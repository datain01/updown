==> flow/design.v <==
`timescale 1ns / 1ps
module compare(
    input [6:0] actual_number,  
    input [6:0] guess_number,   
    output reg [1:0] result     
);
always @(*) begin
    if (guess_number == actual_number)
        result = 2'b00;  
    else if (guess_number > actual_number)
        result = 2'b01;  
    else
        result = 2'b10;  
end
endmodule
`timescale 1ns / 1ps
module guess_and_compare(
    input clk,
    input reset,
    input guess_trigger,
    input [6:0] user_number,
    input [6:0] actual_number,   
    output [1:0] comparison_result
);
wire [6:0] guess_number;
wire guess_ready;
guess_input guess_input_inst (
    .clk(clk),
    .reset(reset),
    .guess_trigger(guess_trigger),
    .user_number(user_number),
    .guess_number(guess_number),
    .guess_ready(guess_ready)
);
compare compare_inst (
    .actual_number(actual_number),
    .guess_number(guess_number),
    .result(comparison_result)
);
endmodule
`timescale 1ns / 1ps
module guess_input(
    input clk,               
    input reset,            
    input guess_trigger,       
    input [6:0] user_number,   
    output reg [6:0] guess_number,  
    output reg guess_ready  
);
always @(posedge clk or posedge reset) begin
    if (reset) begin
        guess_number <= 0;
        guess_ready <= 0;
    end else if (guess_trigger) begin
        guess_number <= user_number;
        guess_ready <= 1;
    end else begin
        guess_ready <= 0;
    end
end
endmodule
* Tool chain data of guess_and_compare *
Tool output for the design above, in the order of the flow.
Lines are those of the file above, counted from 1.
Operators: Yosys type, input widths -> output width; for muxes data width and select width s.
Library cell names are shortened.
A cell with -- has no value.

inputs
  top module = guess_and_compare
  clock port = clk
  standard-cell library = sky130hd
  corner = tt_025C_1v80

* Elaborated design *
Counts by Yosys on the flattened word-level netlist (proc, flatten, opt, wreduce; memories kept). Register bits leave out memories and registers merged into their read ports (data or address); mux counts leave out enables and synchronous resets folded into registers. Print and check cells are left out. Cells with the same type and inputs are merged into one.

word-level totals
  register bits = 7
  bits of input ports = 17
  output and inout port bits = 2
  word-level cells = 5

operators by class
  order comparisons = 1
  equality and inequality tests = 1
  muxes and demuxes = 2

operators with widths
  kind        count
  $gt 7x7->1  1
  $eq 7x7->1  1
  $mux 2      2

* Logic depth *
Longest topological path by Yosys (ltp), each cell counted once; first at word level (registers and memories cut), then after technology mapping (sequential cells cut; the memories' decode and read muxes count).

logic depth
  depth in word-level cells = 3
  ABC_AREA = 0
  gate-level depth with buffers = 5
  mapped depth without buffers = 5

* After synthesis *
Source: synth_stat.txt of the flow (Yosys; design flattened, memories mapped). It holds for the ABC_AREA given above (unset counts as 0); a run with the other value may have another netlist.
The area totals of this step are shown rounded.

mapped netlist
  cell count = 43
  mapped area = 460.4 um^2
  area of sequential cells = 175.2 um^2
  flip-flop cells = 7
  buffers = 1

cells by type
  type      count  area in all (um^2)
  dfrtp_1   7      175.168
  ha_1      7      87.584
  mux2_2    6      67.565
  inv_1     8      30.029
  a21oi_2   2      17.517
  nand4_2   1      12.512
  buf_6     1      11.261
  a21oi_1   2      10.01
  o22a_1    1      8.758
  nand2_1   2      7.507
  nand3b_1  1      7.507
  a31oi_1   1      6.256
  nand3_1   1      5.005
  o21ai_0   1      5.005
  o21ai_1   1      5.005
  nor2_1    1      3.754

The figures by module come from a second, unflattened synthesis with its own total; it is not the netlist above.

second synthesis, totals
  cells (unflattened synthesis) = 43
  area total of the unflattened synthesis = 514.2 um^2

Rows give one instance, submodules left out.

modules
  module             instances  cells  area (um^2)  seq. area (um^2)
  guess_input        1          17     320.3        200.2
  compare            1          26     193.9        0.0
  guess_and_compare  1          0      0.0          0.0

* Path before layout *
OpenSTA on the mapped netlist: ideal clock, no wires. The path of least setup slack (recovery checks aside). Input and output delay are each 20% of the period. Register names are those of the netlist, which keeps one name where synthesis merged equal registers.

timing path after synthesis
  kind = input to output
  start point = input actual_number[4]
  end point = output comparison_result[0]
  period = 1.65 ns
  input delay = 0.330 ns
  output delay = 0.330 ns
  launch time at the first pin = 0.330 ns
  arrival time = 1.113 ns
  required time = 1.320 ns
  setup slack = 0.207 ns
  delay of the path = 0.783 ns
  stages = 5
  buffers on the path = 0
  period reached after synthesis = 1.443 ns

"delay of the path" is the arrival time less input delay plus setup time.
A path that ends at an output port has no setup time.
"stages" counts driving pins, that of a launching flip-flop among them; a cell with two outputs on the path counts twice.
"period reached after synthesis" is the clock period less the worst setup slack; recovery checks do not enter. This is arithmetic on one report: input and output delays are still those of the set period (20% each).
Between the ends stands the longest chain of elaborated cells between them, by number of cells; it is not shown to be the way that was timed. Of several equally long chains one is given.
A line is the first line of the expression or statement that the cell stems from. Yosys adds cells for indexed reads and writes and turns some case tables into memories.

between the ends, after synthesis
  cell sequence = inv_1 ha_1 a21oi_1 o21ai_1 o22a_1
  length of the longest elaborated chain = 3
  elaborated cells on any way between the ends = 4
  RTL lines with such cells = 2
  those cells by class = compare: 1; eq/ne: 1; mux: 2

RTL lines, path after synthesis
  element          line  source
  start, declared  22    input [6:0] actual_number,
  $gt 7x7->1       10    else if (guess_number > actual_number)
  $mux 2           10
  $mux 2           8     if (guess_number == actual_number)
  end, declared    23    output [1:0] comparison_result

* Worst path after layout *
From the final timing report of run 2: the path of least setup slack in the routed layout; clock arrival at registers is part of the times.

timing path post-layout
  kind = register to output
  start point = register guess_input_inst.guess_number[6]
  end point = output comparison_result[0]
  period = 1.42 ns
  output delay = 0.28 ns
  launch time at the first pin = 0.24 ns
  arrival time = 1.48 ns
  required time = 1.14 ns
  setup slack = -0.34 ns
  stages = 6
  buffers on the path = 1

Between the ends stands the longest chain of elaborated cells between them, by number of cells; it is not shown to be the way that was timed. Of several equally long chains one is given.

between the ends, post-layout
  cell sequence = dfrtp_1 ha_4 a21oi_2 o21ai_2 o22a_1 buf_2
  length of the longest elaborated chain = 3
  elaborated cells on any way between the ends = 4
  RTL lines with such cells = 2
  those cells by class = compare: 1; eq/ne: 1; mux: 2

RTL lines, path post-layout
  element          line  source
  start, declared  47    output reg [6:0] guess_number,
  start, assigned  52    guess_number <= 0;
  start, assigned  55    guess_number <= user_number;
  $gt 7x7->1       10    else if (guess_number > actual_number)
  $mux 2           10
  $mux 2           8     if (guess_number == actual_number)
  end, declared    23    output [1:0] comparison_result

Subject: flow runs of guess_and_compare

Hi,

Settings and measured results of 2 stored flow runs for module guess_and_compare (sky130hd), not sorted in any way. The constraints put input and output delay at 20% of the set period each and load the outputs with 0.01 pF.
"clock period achieved" is the run's clock period less its worst setup slack. It is reckoned from that one timing run; input and output delays stay at 20% of the period that was set.
By "worst setup path time" is meant the share of the clock period that the worst setup path is allowed (20% is reserved at inputs, 20% at outputs), minus its slack. Clock arrival times at its registers enter into it.
"power consumption" rests on the timing tool's default activity at the inputs, not on a simulated workload.
Measured values are rounded.
A setting shown as -- is not set for that run.
Results: -- = not shown.

name                                           run 1  run 2
period_ns                                      1.47   1.42
CORE_UTILIZATION                               68     40
SETUP_SLACK_MARGIN                             0.01   0.38
PLACE_DENSITY                                  0.38   --
CELL_PAD_IN_SITES_DETAIL_PLACEMENT             1      --
ABC_AREA                                       0      --
CAP_MARGIN                                     20     20
CORE_MARGIN                                    2      2
SLEW_MARGIN                                    20     20
total negative setup slack (ns)                --     -0.625
post-synthesis cell area (um^2)                --     460.4
post-route utilization (%)                     --     71.1
power consumption (mW)                         --     0.6590
standard-cell area of the final layout (um^2)  --     779.5
worst setup path time (ns)                     --     1.48
worst setup path kind                          --     register to output
die size (um^2)                                --     1,438
worst slack on setup checks (ns)               --     -0.339
clock period achieved (ns)                     --     1.759

Run 1: did not finish, floorplanning stopped with PDN-0185

Regards
